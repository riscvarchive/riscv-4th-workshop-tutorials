==> flow/design.v <==
`timescale 1 ns / 100 ps
module AHBMASTER_FIC (
input      wire         HCLK,
input      wire         HRESETn,
output     reg   [31:0] HADDR,
output     reg   [1:0]  HTRANS,
output     reg          HWRITE,
output     reg   [2:0]  HSIZE,
output     wire  [2:0]  HBURST,
output     wire  [3:0]  HPROT,
output     reg   [31:0] HWDATA,
input      wire  [31:0] HRDATA,
input      wire         HREADY,
input      wire  [1:0]  HRESP,
input      wire         START,  
output           [1:0]  RESP_err,
output     reg          ahb_busy,
output     reg          ram_init_done
);
reg [4:0] ahb_fsm_current_state;
parameter [4:0] Idle 			= 5'b00000;
parameter [4:0] NVM_fab_ac_0 	= 5'b00001;  
parameter [4:0] NVM_fab_ac_1 	= 5'b00010;
parameter [4:0] NVM_fab_ac_2 	= 5'b00011;
parameter [4:0] NVM_ac_read_0 	= 5'b00100;  
parameter [4:0] NVM_ac_read_1 	= 5'b00101;
parameter [4:0] NVM_ac_read_2 	= 5'b00110;
parameter [4:0] NVM_ac_check 	= 5'b00111;
parameter [4:0] NVM_ready_0 	= 5'b01000;  
parameter [4:0] NVM_ready_1 	= 5'b01001;
parameter [4:0] NVM_ready_2 	= 5'b01010;
parameter [4:0] NVM_ready_check = 5'b01011;
parameter [4:0] Read_NVM_0	 	= 5'b01100;  
parameter [4:0] Read_NVM_1 		= 5'b01101;
parameter [4:0] Read_NVM_2 		= 5'b01110;
parameter [4:0] Write_RAM_0 	= 5'b01111;  
parameter [4:0] Write_RAM_1 	= 5'b10000;
parameter [4:0] Write_RAM_2 	= 5'b10001;
parameter [4:0] Write_RAM_3 	= 5'b10010;  
parameter [4:0] Write_RAM_4 	= 5'b10011; 
parameter [4:0] Write_RAM_5 	= 5'b10100;
parameter [4:0] Write_RAM_6 	= 5'b10101;  
parameter [4:0] Write_RAM_7 	= 5'b10110;
parameter [4:0] Write_RAM_8 	= 5'b10111;
parameter [4:0] Write_RAM_9 	= 5'b11000;  
parameter [4:0] Write_RAM_10 	= 5'b11001; 
parameter [4:0] Write_RAM_11 	= 5'b11010;
parameter [4:0] Done_0          = 5'b11011;
parameter [4:0] Done_1          = 5'b11100;
wire   [1:0] HSIZE_int;
reg   init_done;  
reg   [31:0] NVM_ADDR;   
reg   [31:0] RAM_ADDR;   
reg   [31:0] NVM_STATUS;   
reg   [31:0] NVM_CTRL;   
reg   [31:0] DATAOUT;   
assign RESP_err = HRESP;
assign HBURST = 3'b000;
assign HPROT  = 4'b0011;
parameter Data_size	= 8;
generate
    if (Data_size == 32)  
        assign HSIZE_int  = 2'b10;  
    else if (Data_size == 16) 
        assign HSIZE_int  = 2'b01;
    else if (Data_size == 8) 
        assign HSIZE_int  = 2'b00;
endgenerate
always@(posedge HCLK, negedge HRESETn)
begin
	if(HRESETn  == 1'b0)
	    begin
	     HADDR               <=  32'h00000000;
	     HTRANS              <=  2'b00;   
	     HWRITE              <=  1'b0;
	     HSIZE               <=  3'b010;  
	     HWDATA              <=  32'h00000000;
	     DATAOUT             <=  32'h00000000;
	     ahb_fsm_current_state   <=  Idle;
         ahb_busy                <=  1'b0;
 		 NVM_ADDR            <=  32'h60000800;
 		 NVM_CTRL            <=  32'h600801FC;
 		 NVM_STATUS          <=  32'h60080120;	
		 RAM_ADDR            <=  32'h10000000;
		 init_done           <=  1'b0;
         ram_init_done		 <=  1'b0;
	    end
	else
    	begin
	        case (ahb_fsm_current_state)
	        Idle:  
	            begin
					if (( init_done  == 1'b0) && ( START  == 1'b1))
	                  begin
	                    ahb_fsm_current_state       <=  NVM_fab_ac_0;
                        HADDR                       <=  NVM_CTRL;
                        ahb_busy                    <=  1'b1;
	                  end
	                else
	                  begin
	                    ahb_fsm_current_state       <=  Idle;
						ahb_busy                    <=  1'b0;
	                  end
	            end
			NVM_fab_ac_0:  
	              begin
	                    HTRANS                  <=  2'b10;
	                    HSIZE                   <=  2'b10;
	                    HWRITE                  <=  1'b1;
	     				HWDATA              	<=  32'h00000001;
	                    ahb_fsm_current_state   <=  NVM_fab_ac_1;
	              end
			NVM_fab_ac_1:  
	              begin                   
	               HTRANS                   <=  2'b00;
					if ( HREADY  == 1'b1)  
                     begin
	                    ahb_fsm_current_state    <=  NVM_fab_ac_2;
                     end 
                   else    
                     begin   
	                    ahb_fsm_current_state    <=  NVM_fab_ac_1;
                     end
                  end
			NVM_fab_ac_2:  
	              begin
                   if ( HREADY  == 1'b1)          
	                 begin                 
	                    ahb_fsm_current_state    <=  NVM_ac_read_0;
                        HADDR                    <=  NVM_CTRL;
	                 end
	               else   
	                 begin
	                    ahb_fsm_current_state    <=  NVM_fab_ac_2;
	                  end                      
	              end
			NVM_ac_read_0:  
	              begin
	                    HTRANS                  <=  2'b10;
	                    HSIZE                   <=  2'b10;
	                    HWRITE                  <=  1'b0;
	                    ahb_fsm_current_state   <=  NVM_ac_read_1;
	              end
	         NVM_ac_read_1:  
	              begin                   
	               HTRANS                   <=  2'b00;
					if ( HREADY  == 1'b1)  
                     begin
	                    ahb_fsm_current_state    <=  NVM_ac_read_2;
                     end 
                   else    
                     begin   
	                    ahb_fsm_current_state    <=  NVM_ac_read_1;
                     end
                  end
             NVM_ac_read_2:  
	              begin
                   if ( HREADY  == 1'b1)          
	                 begin
	                    DATAOUT                  <=  HRDATA;                     
	                    ahb_fsm_current_state    <=  NVM_ac_check;
	                 end
	               else   
	                 begin
	                    ahb_fsm_current_state    <=  NVM_ac_read_2;
	                  end                      
	              end
             NVM_ac_check :  
	              begin
                   if ( DATAOUT[2:0]  == 3'b110)          
	                 begin                   
	                    ahb_fsm_current_state    <=  NVM_ready_0;
                        HADDR                    <=  NVM_STATUS;
	                 end
	               else   
	                 begin
	                    ahb_fsm_current_state    <=  NVM_fab_ac_0;
                        HADDR                    <=  NVM_CTRL;
	                  end                      
	              end
			NVM_ready_0:  
	              begin
	                    HTRANS                  <=  2'b10;
	                    HSIZE                   <=  2'b10;
	                    HWRITE                  <=  1'b0;
	                    ahb_fsm_current_state   <=  NVM_ready_1;
	              end
	         NVM_ready_1:  
	              begin                   
	               HTRANS                   <=  2'b00;
					if ( HREADY  == 1'b1)  
                     begin
	                    ahb_fsm_current_state    <=  NVM_ready_2;
                     end 
                   else    
                     begin   
	                    ahb_fsm_current_state    <=  NVM_ready_1;
                     end
                  end
             NVM_ready_2:  
	              begin
                   if ( HREADY  == 1'b1)          
	                 begin
	                    DATAOUT                  <=  HRDATA;                     
	                    ahb_fsm_current_state    <=  NVM_ready_check;
	                 end
	               else   
	                 begin
	                    ahb_fsm_current_state    <=  NVM_ready_2;
	                  end                      
	              end
             NVM_ready_check:  
	              begin
                   if ( DATAOUT[0]  == 1'b1)          
	                 begin                   
	                    ahb_fsm_current_state    <=  Read_NVM_0;
                        HADDR                    <=  NVM_ADDR;
	                 end
	               else   
	                 begin
	                    ahb_fsm_current_state    <=  NVM_ready_0;
                        HADDR                    <=  NVM_STATUS;
	                  end                      
	              end
			Read_NVM_0:  
	              begin
	                    HTRANS                  <=  2'b10;
	                    HSIZE                   <=  2'b10;
	                    HWRITE                  <=  1'b0;
	                    ahb_fsm_current_state   <=  Read_NVM_1;
	              end
	         Read_NVM_1:  
	              begin                   
	               HTRANS                   <=  2'b00;
					if ( HREADY  == 1'b1)  
                     begin
	                    ahb_fsm_current_state    <=  Read_NVM_2;
                     end 
                   else    
                     begin   
	                    ahb_fsm_current_state    <=  Read_NVM_1;
                     end
                  end
             Read_NVM_2:  
	              begin
                   if ( HREADY  == 1'b1)          
	                 begin
	                    DATAOUT                  <=  HRDATA;	                         
	                    ahb_fsm_current_state    <=  Write_RAM_0;
	                 end
	               else   
	                 begin
	                    ahb_fsm_current_state    <=  Read_NVM_2;
	                  end                      
	              end			
			Write_RAM_0:  
	            begin
    	            HWDATA[7:0]                 <=  DATAOUT[7:0] ;
    	            HSIZE                      	<=  HSIZE_int;
					HADDR                  	   	<=  RAM_ADDR;
    	            HWRITE                     	<=  1'b1;
    	            ahb_fsm_current_state      	<=  Write_RAM_1;
	             end
            Write_RAM_1:  
                 begin
                  HTRANS                   <=  2'b10;
				  if ( HREADY  == 1'b0)  
                    begin
                        ahb_fsm_current_state  <=  Write_RAM_1;
    	            end
                  else   
                    begin
                        ahb_fsm_current_state  <=  Write_RAM_2;
                    end
                 end
			Write_RAM_2:  
    	         begin                
				   HTRANS                 <=  2'b00;
				   if ( HREADY  == 1'b0)  
                    begin
                        ahb_fsm_current_state  <=  Write_RAM_2;
    	            end
                  else   
                    begin
                        ahb_fsm_current_state  <=  Write_RAM_3;
		 				RAM_ADDR               <=  RAM_ADDR + 32'h00000004;
					end					
	              end
			Write_RAM_3:  
	            begin
    	            HWDATA[7:0]                 <=  DATAOUT[15:8] ;
    	            HSIZE                      	<=  HSIZE_int;
					HADDR                  	   	<=  RAM_ADDR;
    	            HWRITE                     	<=  1'b1;
    	            ahb_fsm_current_state      	<=  Write_RAM_4;
	             end
            Write_RAM_4:  
                 begin
                  HTRANS                   <=  2'b10;
				  if ( HREADY  == 1'b0)  
                    begin
                        ahb_fsm_current_state  <=  Write_RAM_4;
    	            end
                  else   
                    begin
                        ahb_fsm_current_state  <=  Write_RAM_5;
                    end
                 end
			Write_RAM_5:  
    	         begin                
				   HTRANS                 <=  2'b00;
				   if ( HREADY  == 1'b0)  
                    begin
                        ahb_fsm_current_state  <=  Write_RAM_5;
    	            end
                  else   
                    begin
                        ahb_fsm_current_state  <=  Write_RAM_6;
		 				RAM_ADDR               <=  RAM_ADDR + 32'h00000004;
					end					
	              end
			Write_RAM_6:  
	            begin
    	            HWDATA[7:0]                 <=  DATAOUT[23:16] ;
    	            HSIZE                      	<=  HSIZE_int;
					HADDR                  	   	<=  RAM_ADDR;
    	            HWRITE                     	<=  1'b1;
    	            ahb_fsm_current_state      	<=  Write_RAM_7;
	             end
            Write_RAM_7:  
                 begin
                  HTRANS                   <=  2'b10;
				  if ( HREADY  == 1'b0)  
                    begin
                        ahb_fsm_current_state  <=  Write_RAM_7;
    	            end
                  else   
                    begin
                        ahb_fsm_current_state  <=  Write_RAM_8;
                    end
                 end
			Write_RAM_8:  
    	         begin                
				   HTRANS                 <=  2'b00;
				   if ( HREADY  == 1'b0)  
                    begin
                        ahb_fsm_current_state  <=  Write_RAM_8;
    	            end
                  else   
                    begin
                        ahb_fsm_current_state  <=  Write_RAM_9;
		 				RAM_ADDR               <=  RAM_ADDR + 32'h00000004;
					end					
	              end
			Write_RAM_9:  
	            begin
    	            HWDATA[7:0]                 <=  DATAOUT[31:24] ;
    	            HSIZE                      	<=  HSIZE_int;
					HADDR                  	   	<=  RAM_ADDR;
    	            HWRITE                     	<=  1'b1;
    	            ahb_fsm_current_state      	<=  Write_RAM_10;
	             end
            Write_RAM_10:  
                 begin
                  HTRANS                   <=  2'b10;
				  if ( HREADY  == 1'b0)  
                    begin
                        ahb_fsm_current_state  <=  Write_RAM_10;
    	            end
                  else   
                    begin
                        ahb_fsm_current_state  <=  Write_RAM_11;
                    end
                 end
			Write_RAM_11:  
    	         begin                
				   HTRANS                 <=  2'b00;
				   if ( HREADY  == 1'b0)  
                    begin
                        ahb_fsm_current_state  <=  Write_RAM_11;
    	            end
                  else   
                    begin
                    	if (RAM_ADDR[15:0] == 16'h07FC)
                            begin
                                init_done                <=  1'b0;
                                ram_init_done            <=  1'b1;
                                ahb_busy                 <=  1'b1;
                                HADDR                    <=  NVM_CTRL;
                                ahb_fsm_current_state    <=  Done_0;
    	            		end
                 	 	else    
							begin	
                        		ahb_busy               <=  1'b1;
                        		init_done              <=  1'b0;
								NVM_ADDR               <=  NVM_ADDR + 32'h00000004;
		 						RAM_ADDR               <=  RAM_ADDR + 32'h00000004;
                                ahb_fsm_current_state  <=  NVM_ready_0;
                                HADDR                  <=  NVM_STATUS;
    	            		end
                    end					
	              end
            Done_0:
                 begin
                        HTRANS                  <=  2'b10;
	                    HSIZE                   <=  2'b10;
	                    HWRITE                  <=  1'b1;
	     				HWDATA              	<=  32'h00000000;
                        ahb_fsm_current_state   <= Done_1;
                 end
            Done_1:
                 begin
                 	HTRANS                   <=  2'b00;
					if ( HREADY  == 1'b1)  
                     begin
                        ahb_busy                 <=  1'b0;
                        init_done                <=  1'b1;
                        ram_init_done            <=  1'b1;
	                    ahb_fsm_current_state    <=  Idle;
                     end 
                   else    
                     begin   
	                    ahb_fsm_current_state    <=  Done_1;
                     end       
                 end
     endcase
	end     
end
endmodule
==> Tool chain data of AHBMASTER_FIC <==
Tool output for the design above, in the order of the flow.
Lines are those of the file above, counted from 1.
Operators carry their Yosys type and port widths (W data, S select, Z words).
Cell names lack the library's common part.
{ "design": {"design": "AHBMASTER_FIC", "clock": "HCLK", "library": "sky130hd", "lib_corner": "tt_025C_1v80"} }

==> Word-level counts <==
Yosys after proc, flatten, opt, wreduce and memory -nomap, before mapping. Memory bits, and registers merged into a memory's read port (data or address), are not among the register bits. Print and check cells are not counted.
{ "classes": {"n_addsub": 2, "n_eq": 38, "n_mux": 47, "bitwise": 2, "reduce_and_logical": 27} }
{ "op_table": {"columns": ["operator", "n"], "rows": [
  ["$mux W32", 9],
  ["$pmux W32 S6", 1],
  ["$pmux W5 S29", 1],
  ["$eq A5 B5 Y1 const B", 13],
  ["$add A32 B3 Y32 const B", 2],
  ["$pmux W32 S2", 1],
  ["$pmux W8 S6", 1],
  ["$eq A5 B4 Y1 const B", 8],
  ["$reduce_bool A29 Y1", 1],
  ["$eq A5 B3 Y1 const B", 4],
  ["$reduce_or A9 Y1", 2],
  ["$eq A16 B11 Y1 const B", 1],
  ["$mux W8", 2],
  ["$mux W5", 3],
  ["$mux W1", 13],
  ["$ne A2 B2 Y1 const B", 6],
  ["$reduce_and A4 Y1", 3],
  ["$reduce_bool A6 Y1", 2],
  ["$eq A5 B2 Y1 const B", 2],
  ["$mux W2", 5],
  ["$reduce_and A3 Y1", 3],
  ["$reduce_or A3 Y1", 3],
  ["$mux W3", 3],
  ["$reduce_bool A2 Y1", 4],
  ["$mux W4", 2],
  ["$reduce_bool A3 Y1", 2],
  ["$reduce_or A6 Y1", 1],
  ["$pmux W3 S2", 1]
]} }
Other operator kinds: 13; their cells: 17.
{ "word_totals": {"regBits": 150, "inputBits": 38, "elab_cells": 128} }

==> Depth <==
Depth = most cells in a row (Yosys ltp): at word level without a register or memory, in the mapped netlist without a sequential cell, where the memories' decode and read muxes count.
{ "depth": {"ltp_word": 4, "abc_area": 0, "depth_mapped": 8} }

==> Synthesis result <==
Source: synth_stat.txt of the flow (Yosys; design flattened, memories mapped). It holds for the ABC_AREA given above (unset counts as 0); a run with the other value may have another netlist.
Totals and module areas in this step are rounded.
{ "types": {"columns": ["cell_type", "n", "type_area_um2"], "rows": [
  ["dfrtp_1", 159, 3.98E+03],
  ["mux2_2", 42, 472.954],
  ["xor2_1", 46, 402.886],
  ["a22oi_1", 39, 292.781],
  ["buf_4", 38, 285.274],
  ["nor4_1", 28, 175.168],
  ["dfstp_2", 6, 157.651],
  ["nand2_1", 41, 153.898],
  ["o2bb2ai_2", 10, 150.144],
  ["nand4_1", 21, 131.376],
  ["nand3_1", 24, 120.115],
  ["nor3_1", 22, 110.106],
  ["xnor2_1", 12, 105.101],
  ["and2_1", 16, 100.096],
  ["clkbuf_1", 25, 93.84],
  ["o2bb2ai_1", 10, 87.584],
  ["a21o_1", 9, 67.565],
  ["and4_1", 6, 52.55]
]} }
Other cell types: 38; their cells: 97.
{ "mapped": {"cell_count": 651, "area_um2": 7640, "flip_flops": 165} }

==> Timing after synthesis <==
OpenSTA on the mapped netlist: ideal clock, no wires. The path of least setup slack (recovery checks aside). Input and output delay are each 20% of the period. Register names are those of the netlist, which keeps one name where synthesis merged equal registers.
{ "synth_path": {"path_type": "register to register", "start": "register ahb_fsm_current_state", "end": "register HADDR[19]", "tclk_ns": 3.97, "setup_ns": 0.127, "launch_ns": 0.000, "arrival_ns": 2.304, "slack_ns": 1.539, "delay_ns": 2.431, "driving_pins": 8, "path_buffers": 3, "synth_period_reached_ns": 2.431} }
"delay_ns" is the arrival time less input delay plus setup time.
"driving_pins": output pins that drive a net of the path, with the launching flip-flop's if there is one; two outputs of one cell count as two.
"synth_period_reached_ns" = period - worst setup slack (recovery checks aside). The figure is calculated, with input and output delays left at 20% of the set period.
An end named without its bit number is one bit of that signal or, where synthesis recoded a state register, one of its new flip-flops.
A register here has more assigning lines than the two given.
{ "synth_between": {"path_cell_list": "dfrtp_1 buf_6 or4_4 buf_6 or4_4 o31ai_4 buf_6 mux2_1"} }
{ "synth_lines": {"columns": ["element", "line_no", "text"], "rows": [
  ["start, declared", 20, "reg [4:0] ahb_fsm_current_state;"],
  ["start, assigned", 79, "ahb_fsm_current_state <= Idle;"],
  ["start, assigned", 95, "ahb_fsm_current_state <= NVM_fab_ac_0;"],
  ["end, assigned", 73, "HADDR <= 32'h00000000;"],
  ["end, assigned", 96, "HADDR                       <=  NVM_CTRL;"],
  ["end, declared", 5, "output     reg   [31:0] HADDR,"]
]} }
No chain of elaborated cells between the ends is given.

==> Worst path after layout <==
From the final timing report of flow run 1: the path of least setup slack in the routed layout; clock arrival at registers is part of the times.
{ "layout_path": {"path_type": "register to register", "start": "register ahb_fsm_current_state", "end": "register HADDR[30]", "tclk_ns": 3.03, "setup_ns": 0.12, "launch_ns": 0.42, "arrival_ns": 2.76, "slack_ns": 0.58, "driving_pins": 6, "path_buffers": 1} }
An end named without its bit number is one bit of that signal or, where synthesis recoded a state register, one of its new flip-flops.
A register here has more assigning lines than the two given.
{ "layout_between": {"path_cell_list": "dfrtp_1 or4_4 or4_4 o31ai_4 buf_4 mux2_1"} }
{ "layout_lines": {"columns": ["element", "line_no", "text"], "rows": [
  ["start, declared", 20, "reg [4:0] ahb_fsm_current_state;"],
  ["start, assigned", 79, "ahb_fsm_current_state <= Idle;"],
  ["start, assigned", 95, "ahb_fsm_current_state <= NVM_fab_ac_0;"],
  ["end, assigned", 73, "HADDR <= 32'h00000000;"],
  ["end, assigned", 96, "HADDR                       <=  NVM_CTRL;"],
  ["end, declared", 5, "output     reg   [31:0] HADDR,"]
]} }
No chain of elaborated cells between the ends is given.

FLOW RESULTS
============

Record of 2 stored runs of the RTL-to-layout flow on AHBMASTER_FIC, platform sky130hd. The runs are unordered. Constraints: input delay and output delay 20% of the set period each, output load 0.01 pF.
"achievedPeriod_ns" is the run's clock period less its worst setup slack. It is reckoned from that one timing run; input and output delays stay at 20% of the period that was set.
"timing.worst_path_ns" is the time allowed to the run's worst setup path (the clock period less input and output delay, where it has them) less its slack. Clock arrival times count: a late capture clock shortens it, a late launch clock lengthens it.
"total_power_w": no workload was simulated; the value follows from the tool's default switching activity.
The results are shown rounded.
[
  {
    "run": "flow run 1",
    "settings": { "period_ns": 3.03, "CORE_UTILIZATION": 54, "SETUP_SLACK_MARGIN": -0.13, "PLACE_DENSITY_LB_ADDON": 0.27, "CORE_MARGIN": 9, "ABC_AREA": 0, "GPL_TIMING_DRIVEN": 1, "CTS_CLUSTER_DIAMETER": 26, "CAP_MARGIN": 15, "SLEW_MARGIN": 20 },
    "results": { "total_die_area_um2": 18800, "total_power_w": 0.0072, "timing.worst_path_ns": 2.45, "worst_path_kind": "register to register", "achievedPeriod_ns": 2.454, "synthArea_um2": 7640, "post_route_util_pct": 65.8, "tns_setup_ns": 0.000, "worstSetupSlack_ns": 0.576, "final_stdcell_area_um2": 9140 }
  },
  {
    "run": "flow run 2",
    "settings": { "period_ns": 4.94, "CORE_UTILIZATION": 52, "PLACE_DENSITY_LB_ADDON": 0.12, "HOLD_SLACK_MARGIN": 0.11, "CELL_PAD_IN_SITES_GLOBAL_PLACEMENT": 0, "TNS_END_PERCENT": 80, "ABC_AREA": 0, "MAX_ROUTING_LAYER": "met4", "CAP_MARGIN": 20, "CORE_MARGIN": 2, "SLEW_MARGIN": 20 },
    "results": { "total_die_area_um2": 15700, "total_power_w": 0.00423, "timing.worst_path_ns": 2.19, "worst_path_kind": "input to register", "achievedPeriod_ns": 3.182, "synthArea_um2": 7640, "post_route_util_pct": 62.0, "tns_setup_ns": 0.000, "worstSetupSlack_ns": 1.76, "final_stdcell_area_um2": 8940 }
  }
]
